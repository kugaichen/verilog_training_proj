==> flow/design.v <==
`timescale 1ns / 1ps
module pipline3_nostall #
    (
        parameter  WIDTH = 100
    )
    (
        input clk,
        input [WIDTH-1: 0 ] datain,
        output [WIDTH-1 : 0] dataout
    );
    reg [WIDTH-1:0] pipe1_data;
    reg [WIDTH-1:0] pipe2_data;
    reg [WIDTH-1:0] pipe3_data;
    always @(posedge clk) begin
        pipe1_data <= datain;        
    end
    always @(posedge clk) begin
        pipe2_data <= pipe1_data;
    end
    always @(posedge clk) begin
        pipe3_data <= pipe2_data;
    end
    assign dataout = pipe3_data;
endmodule
# From RTL to reports: pipline3_nostall
# What the tools print for pipline3_nostall, step after step.
# Lines are those of the file above, counted from 1.
# Operators carry their Yosys type and port widths (W data, S select, Z words).
# Cell names lack the library's common part.
# A cell with n/a has no value.
[setup] top="pipline3_nostall" clk_port="clk" cell_library="sky130hd" lib_corner="tt_025C_1v80"

# Word level
# Yosys after proc, flatten, opt, wreduce and memory -nomap, before mapping. Enables and synchronous resets that opt folds into registers are not counted as muxes. Memory bits, and registers merged into a memory's read port (data or address), are not among the register bits. Print and check cells are not counted. Equal cells are merged and count once.
[bits] inputBits=101 word_cells=3 output_inout_bits=100 regBits=300

# Logic depth
# Longest topological path by Yosys (ltp), each cell counted once; first at word level (registers and memories cut), then after technology mapping (sequential cells cut; the memories' decode and read muxes count).
[depth] ltp_word=0 abc_area=0 ltp_mapped=0 mapped_depth_nobuf=0

# After synthesis
# Yosys stat after the flow's synthesis: flattened, memories mapped to cells. It holds for the ABC_AREA given above (unset counts as 0); a run with the other value may have another netlist.
[synth_totals] mapped_cells=300 seq_area_um2=6005.8 n_buf=0 ffs=300 area_um2=6005.8
[types] cell_type="dfxtp_1" n=300 area_total_um2=6005.76

# Timing after synthesis
# OpenSTA on the mapped netlist: ideal clock, no wires. The path of least setup slack (recovery checks aside). Input and output delay are each 20% of the period. Register names are those of the netlist, which keeps one name where synthesis merged equal registers.
[synth_timing] kind="reg2out" startpoint="register pipe3_data[0]" endpoint="output port dataout[0]" output_delay_ps=95 arrival_time_ps=331 period_ps=476 driving_pins=1 slack_ps=50 path_buffers=0 launch_ps=0 path_delay_ps=331 required_ps=381 period_less_setup_slack_ps=426
# "path_delay_ps" = arrival - input delay + setup time.
# At an output port there is no setup time.
# "driving_pins" counts driving pins, that of a launching flip-flop among them; a cell with two outputs on the path counts twice.
# "period_less_setup_slack_ps" = period - worst setup slack (recovery checks aside). The figure is calculated, with input and output delays left at 20% of the set period.
[synth_via] cell_sequence="dfxtp_1" elab_chain_len=0 cells_between=0 lines_between=0
[synth_lines] element="from (decl)" line_no=13 text="reg [WIDTH-1:0] pipe3_data;"
[synth_lines] element="from (assign)" line_no=21 text="pipe3_data <= pipe2_data;"
[synth_lines] element="to (decl)" line_no=9 text="output [WIDTH-1 : 0] dataout"

# Worst path after layout
# From the final timing report of run B: the path of least setup slack in the routed layout; clock arrival at registers is part of the times.
# The report prints the path's times to 10 ps; the period is as set.
[layout_timing] kind="reg2out" startpoint="register pipe3_data[32]" endpoint="output port dataout[32]" path_buffers=1 required_ps=290 arrival_time_ps=940 driving_pins=2 launch_ps=500 period_ps=358 slack_ps=-650 output_delay_ps=70
[layout_via] cell_sequence="dfxtp_2 buf_6" elab_chain_len=0 cells_between=0 lines_between=0
[layout_lines] element="from (decl)" line_no=13 text="reg [WIDTH-1:0] pipe3_data;"
[layout_lines] element="from (assign)" line_no=21 text="pipe3_data <= pipe2_data;"
[layout_lines] element="to (decl)" line_no=9 text="output [WIDTH-1 : 0] dataout"

# 2 stored runs of pipline3_nostall in the flow (synthesis by Yosys, layout by OpenROAD, sky130hd cells), in arbitrary order. Constraints: input delay and output delay 20% of the set period each, output load 0.01 pF.
# "timing.achieved_period_ps" means the clock period less the worst setup slack. The figure is calculated, with input and output delays left at 20% of the set period.
# "worst_setup_path_time_ps" is the time allowed to the run's worst setup path (the clock period less input and output delay, where it has them) less its slack. Clock arrival times count: a late capture clock shortens it, a late launch clock lengthens it.
# "power_mw" is the tool's figure for a default switching activity; nothing was simulated.
# "worst_setup_path_time_ps" is given in steps of 10 ps.
run="run A" settings period_ns=0.375 CORE_UTILIZATION=60 SETUP_SLACK_MARGIN=-0.0 PLACE_DENSITY=0.51 TNS_END_PERCENT=75 GPL_TIMING_DRIVEN=1 CTS_CLUSTER_DIAMETER=116 MAX_ROUTING_LAYER="met4" CAP_MARGIN=20 CORE_MARGIN=2 SLEW_MARGIN=20
run="run A" outcome="not finished: clock tree synthesis ended with error DPL-0033"
run="run B" settings period_ns=0.358 CORE_UTILIZATION=17 SETUP_SLACK_MARGIN=0.0 PLACE_DENSITY_LB_ADDON=0.04 CORE_ASPECT_RATIO=1.2 CELL_PAD_IN_SITES_DETAIL_PLACEMENT=0 GPL_ROUTABILITY_DRIVEN=1 CTS_CLUSTER_SIZE=48 CTS_CLUSTER_DIAMETER=49 CAP_MARGIN=20 CORE_MARGIN=2 SLEW_MARGIN=20
run="run B" results yosys_chip_area_um2=6005.8 die_area_um2=36853.4 fin_util_pct=28.8 setup_worst_slack_ps=-650 power_mw=74.791 timing.achieved_period_ps=1008 worst_setup_path_time_ps=940 path_kind="reg2out"
