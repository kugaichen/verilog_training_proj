==> flow/design.v <==
`timescale 1ns / 1ps
module seg7(
    input wire [3:0] din,  
    output reg [6:0] dout
    );
    always @(*) begin
        case (din)
            4'h0: dout = 7'b000_0001;
            4'h1: dout = 7'b100_1111;
            4'h2: dout = 7'b001_0010;
            4'h3: dout = 7'b000_0110;
            4'h4: dout = 7'b100_1100;
            4'h5: dout = 7'b010_0100;
            4'h6: dout = 7'b010_0000;
            4'h7: dout = 7'b000_1111;
            4'h8: dout = 7'b000_0000;
            4'h9: dout = 7'b000_0100;
            4'ha: dout = 7'b000_1000;
            4'hb: dout = 7'b110_0000;
            4'hc: dout = 7'b011_0001;
            4'hd: dout = 7'b100_0010;
            4'he: dout = 7'b011_0000;
            4'hf: dout = 7'b011_1000;
            default: dout = 7'b111_1111;
        endcase
    end
endmodule
`timescale 1ns / 1ps
module display(
    input wire clk,reset,
    input wire [31:0] s,
    output wire [6:0] seg,
    output reg [7:0] ans
    );
    reg [20:0] count;
    reg [3:0] digit;
    always @(posedge clk, posedge reset) begin
        if(reset)
            count = 0;
        else
            count = count + 1;
    end
    always @(posedge clk ) begin
        case (count[20:18])
            0:begin
                ans = 8'b11111110;
                digit = s[3:0];
            end
            1:begin
                ans = 8'b11111101;
                digit = s[7:4];
            end
            2:begin
                ans = 8'b11111011;
                digit = s[11:8];
            end
            3:begin
                ans = 8'b11110111;
                digit = s[15:12];
            end
            4:begin
                ans = 8'b11101111;
                digit = s[19:16];
            end
            5:begin
                ans = 8'b11011111;
                digit = s[23:20];
            end
            6:begin
                ans = 8'b10111111;
                digit = s[27:24];
            end
            7:begin
                ans = 8'b01111111;
                digit = s[31:28];
            end
        endcase
    end
    seg7 U4(.din(digit),.dout(seg));
endmodule
* Reports on display
Tool output for the design above, in the order of the flow.
Line numbers count from 1 in the design file above.
The mark n/a stands for no value.
- Top module :: display
- Clock port :: clk
- Library :: sky130hd
- Corner :: tt_025C_1v80

* Word level
Source: Yosys, flattened and elaborated, memories not mapped. Widths are those after wreduce; folded enables and synchronous resets count as part of the registers. Registers that Yosys merges into a memory's read port (data or address) are not register bits. Print and check cells do not count. Equal cells are merged and count once.
Yosys's memory passes give these memory sizes; they may raise the number of words (mostly to a power of two), join words into wider ones and drop unused or constant bits.
- $add $sub $neg :: 1
- Equality and inequality tests :: 7
- Multiplexer cells :: 2
- Reductions and logical operators :: 1
** Operators with widths (count)
- case mux 8 bit (select 8 bit) :: 1
- case mux 4 bit (select 8 bit) :: 1
- adder 21 x 1 -> 21 bit (second input constant) :: 1
- == test 3 bit (second input constant) :: 4
- == test 3 x 2 -> 1 bit (second input constant) :: 2
- == test 3 x 1 -> 1 bit (second input constant) :: 1
- zero test 3 bit :: 1
- Register bits after elaboration :: 29
- Bits in read-only memories :: 112
- Word width x clocked read ports :: 7
- Memory cells :: 1
- Input bits :: 34
- Output and inout port bits :: 15
- Cells after elaboration :: 14
** Memories
- (name not given) :: depth 16, bits a word 7, read ports 1, wr ports 0, RTL line 7 : case (din)

* Depth
Depth = most cells in a row (Yosys ltp): at word level without a register or memory, in the mapped netlist without a sequential cell, where the memories' decode and read muxes count.
- Depth in word-level cells :: 2
- ABC_AREA :: 1
- Mapped depth :: 14
- Depth with buffers taken out :: 13

* After synthesis
Source: synth_stat.txt of the flow (Yosys; design flattened, memories mapped). It holds for the ABC_AREA given above (unset counts as 0); a run with the other value may have another netlist.
The area totals of this step are shown rounded.
** Cells by type (count)
- sky130_fd_sc_hd__dfrtp_1 :: 21
- sky130_fd_sc_hd__dfxtp_1 :: 15
- sky130_fd_sc_hd__nand2_1 :: 65
- sky130_fd_sc_hd__xor2_1 :: 15
- sky130_fd_sc_hd__nand3_1 :: 20
- sky130_fd_sc_hd__inv_1 :: 26
- sky130_fd_sc_hd__ha_1 :: 7
- sky130_fd_sc_hd__nand4_1 :: 12
- sky130_fd_sc_hd__nor2_1 :: 18
- sky130_fd_sc_hd__nor2_4 :: 6
- sky130_fd_sc_hd__buf_6 :: 4
- sky130_fd_sc_hd__nand3_2 :: 4
- sky130_fd_sc_hd__xnor2_1 :: 4
- sky130_fd_sc_hd__nand2_2 :: 5
- sky130_fd_sc_hd__nor2_2 :: 5
- sky130_fd_sc_hd__nand4_2 :: 2
- sky130_fd_sc_hd__nand2_4 :: 2
- sky130_fd_sc_hd__nand3b_4 :: 1
Not listed: further types 12, cells in them 18.
- Cell count :: 250
- Cell area after synthesis :: 0.00209 mm²
- Area of sequential cells :: 0.000826 mm²
- Flip-flops :: 36
- Buffer cells :: 5

* Path before layout
OpenSTA on the mapped netlist: ideal clock, no wires. The path of least setup slack (recovery checks aside). Input and output delay are each 20% of the period. Register names are those of the netlist, which keeps one name where synthesis merged equal registers.
- Path type :: register -> register
- Start :: register count[18]
- End :: register (no name shown)
- Period :: 2.5 ns
- Setup time :: 0.112 ns
- Launch time at the first pin :: 0.000 ns
- Arrival time :: 1.585 ns
- Required time :: 2.388 ns
- Setup slack :: 0.802 ns
- Path delay :: 1.697 ns
- Stages on the path :: 12
- Path buffers :: 1
- Synthesis period reached :: 1.698 ns
"path delay" is the arrival time less input delay plus setup time.
"stages on the path" counts driving pins, that of a launching flip-flop among them; a cell with two outputs on the path counts twice.
"synthesis period reached" is the clock period less the worst setup slack; recovery checks do not enter. This is arithmetic on one report: input and output delays are still those of the set period (20% each).
Between the ends stands the longest chain of elaborated cells between them, by number of cells; it is not shown to be the way that was timed. Of several equally long chains one is given.
Each line given opens the expression or statement behind the cell; cells for indexed reads and writes are added by Yosys, which also makes memories of some case tables.
- Cells stage by stage :: sky130_fd_sc_hd__dfrtp_1 > sky130_fd_sc_hd__buf_6 > sky130_fd_sc_hd__nor2_4 > sky130_fd_sc_hd__nand2_4 > sky130_fd_sc_hd__or2_1 > sky130_fd_sc_hd__nand2_2 > sky130_fd_sc_hd__inv_1 > sky130_fd_sc_hd__ha_1 > sky130_fd_sc_hd__nand2_1 > sky130_fd_sc_hd__nand2_1 > sky130_fd_sc_hd__nand2_1 > sky130_fd_sc_hd__nand2_1
- Length of the longest elaborated chain :: 2
- Elaborated cells between the ends (all ways) :: 9
- RTL lines with such cells :: 1
- Classes of those cells :: 7 x eq/ne; 1 x mux; 1 x reduce/logical
** Ends and longest elaborated chain, after synthesis
- from (decl) :: RTL line 35 : reg [20:0] count;
- from (assign) :: RTL line 39 : count = 0;
- from (assign) :: RTL line 41 : count = count + 1;
- == test 3 bit :: RTL line 44 : case (count[20:18])
- case mux 4 bit (select 8 bit) :: RTL line 44

* Timing after layout
Path of least setup slack in the final report of entry A (OpenROAD, finished layout, wires in). Where an end is a register, its clock arrival counts in the times.
- Path type :: register -> register
- Start :: register count[18]
- End :: register (no name shown)
- Period :: 4.2 ns
- Setup time :: 0.11 ns
- Launch time at the first pin :: 0.28 ns
- Arrival time :: 2.51 ns
- Required time :: 4.38 ns
- Setup slack :: 1.86 ns
- Stages on the path :: 11
- Path buffers :: 0
Between the ends stands the longest chain of elaborated cells between them, by number of cells; it is not shown to be the way that was timed. Of several equally long chains one is given.
- Cells stage by stage :: sky130_fd_sc_hd__dfrtp_1 > sky130_fd_sc_hd__inv_1 > sky130_fd_sc_hd__nand4_1 > sky130_fd_sc_hd__nand2_1 > sky130_fd_sc_hd__nor2_1 > sky130_fd_sc_hd__nand3b_1 > sky130_fd_sc_hd__ha_1 > sky130_fd_sc_hd__nand4_1 > sky130_fd_sc_hd__nand2_1 > sky130_fd_sc_hd__nand2_1 > sky130_fd_sc_hd__nand2_1
- Length of the longest elaborated chain :: 2
- Elaborated cells between the ends (all ways) :: 9
- RTL lines with such cells :: 1
- Classes of those cells :: 7 x eq/ne; 1 x mux; 1 x reduce/logical
** Ends and longest elaborated chain, after layout
- from (decl) :: RTL line 35 : reg [20:0] count;
- from (assign) :: RTL line 39 : count = 0;
- from (assign) :: RTL line 41 : count = count + 1;
- == test 3 bit :: RTL line 44 : case (count[20:18])
- case mux 4 bit (select 8 bit) :: RTL line 44

Measured data: module display, platform sky130hd, 2 stored runs of the flow under differing settings, order arbitrary. Input and output delays are each 20% of the period that was set; the output load is 0.01 pF.
"clock period reached" = clock period - worst setup slack. The figure is calculated, with input and output delays left at 20% of the set period.
"critical setup path time" is the time allowed to the run's worst setup path (the clock period less input and output delay, where it has them) less its slack. Clock arrival times count: a late capture clock shortens it, a late launch clock lengthens it.
"power consumption" is the tool's figure for a default switching activity; nothing was simulated.
The measured numbers are rounded.

* Entry A
** Files
==> flow/run.sh <==
#!/bin/bash
# the make line also repeats the synthesis and layout settings of config.mk as NAME=value (left out here)
make -C /OpenROAD-flow-scripts/flow DESIGN_CONFIG=/design/flow/config.mk WORK_HOME=/design/flow/orfs CLKGATE_MAP_FILE= finish
==> flow/config.mk <==
export PLATFORM = sky130hd
export DESIGN_NAME = display
export DESIGN_NICKNAME = display
export VERILOG_FILES = /design/flow/design.v
export SDC_FILE = /design/flow/constraint.sdc
export NUM_CORES = 4
export LEC_CHECK = 0
export ABC_AREA = 1
export CAP_MARGIN = 20
export CELL_PAD_IN_SITES_DETAIL_PLACEMENT = 1
export CELL_PAD_IN_SITES_GLOBAL_PLACEMENT = 3
export CORE_ASPECT_RATIO = 1.18
export CORE_MARGIN = 2
export CORE_UTILIZATION = 19
export CTS_CLUSTER_DIAMETER = 386
export GPL_ROUTABILITY_DRIVEN = 1
export GPL_TIMING_DRIVEN = 1
export PLACE_DENSITY_LB_ADDON = 0.2
export SETUP_SLACK_MARGIN = 1.21
export SLEW_MARGIN = 20
export TNS_END_PERCENT = 15
==> flow/constraint.sdc <==
create_clock -name core_clock -period 4.2 [get_ports {clk}]
set_input_delay 0.8400 -clock core_clock [delete_from_list [all_inputs] [get_ports {clk}]]
set_output_delay 0.8400 -clock core_clock [all_outputs]
set_load 0.01 [all_outputs]
** Results
- Area of the synthesized netlist :: 0.00209 mm²
- Overall die area :: 0.0119 mm²
- Standard-cell area of the final layout :: 0.00283 mm²
- Post-layout utilization :: 26.4%
- Lowest setup slack :: 1.86 ns
- Post-route setup TNS :: 0.000 ns
- Worst hold slack in the final report :: 0.452 ns
- Power consumption :: 0.817 mW
- Clock period reached :: 2.337 ns
- Critical setup path time :: 2.34 ns
- Kind of the worst setup path :: register -> register

* Entry B
** Files
==> flow/run.sh <==
#!/bin/bash
# the make line also repeats the synthesis and layout settings of config.mk as NAME=value (left out here)
make -C /OpenROAD-flow-scripts/flow DESIGN_CONFIG=/design/flow/config.mk WORK_HOME=/design/flow/orfs CLKGATE_MAP_FILE= finish
==> flow/config.mk <==
export PLATFORM = sky130hd
export DESIGN_NAME = display
export DESIGN_NICKNAME = display
export VERILOG_FILES = /design/flow/design.v
export SDC_FILE = /design/flow/constraint.sdc
export NUM_CORES = 4
export LEC_CHECK = 0
export ABC_AREA = 1
export CAP_MARGIN = 20
export CORE_ASPECT_RATIO = 0.6
export CORE_MARGIN = 2
export CORE_UTILIZATION = 32
export CTS_CLUSTER_DIAMETER = 234
export CTS_CLUSTER_SIZE = 59
export GPL_TIMING_DRIVEN = 1
export SLEW_MARGIN = 20
==> flow/constraint.sdc <==
create_clock -name core_clock -period 4.78 [get_ports {clk}]
set_input_delay 0.9560 -clock core_clock [delete_from_list [all_inputs] [get_ports {clk}]]
set_output_delay 0.9560 -clock core_clock [all_outputs]
set_load 0.01 [all_outputs]
** Results
- Area of the synthesized netlist :: 0.00209 mm²
- Overall die area :: 0.00722 mm²
- Standard-cell area of the final layout :: 0.00271 mm²
- Post-layout utilization :: 43.5%
- Lowest setup slack :: 2.49 ns
- Post-route setup TNS :: 0.000 ns
- Worst hold slack in the final report :: 0.459 ns
- Power consumption :: 0.591 mW
- Clock period reached :: 2.293 ns
- Critical setup path time :: 2.29 ns
- Kind of the worst setup path :: register -> register
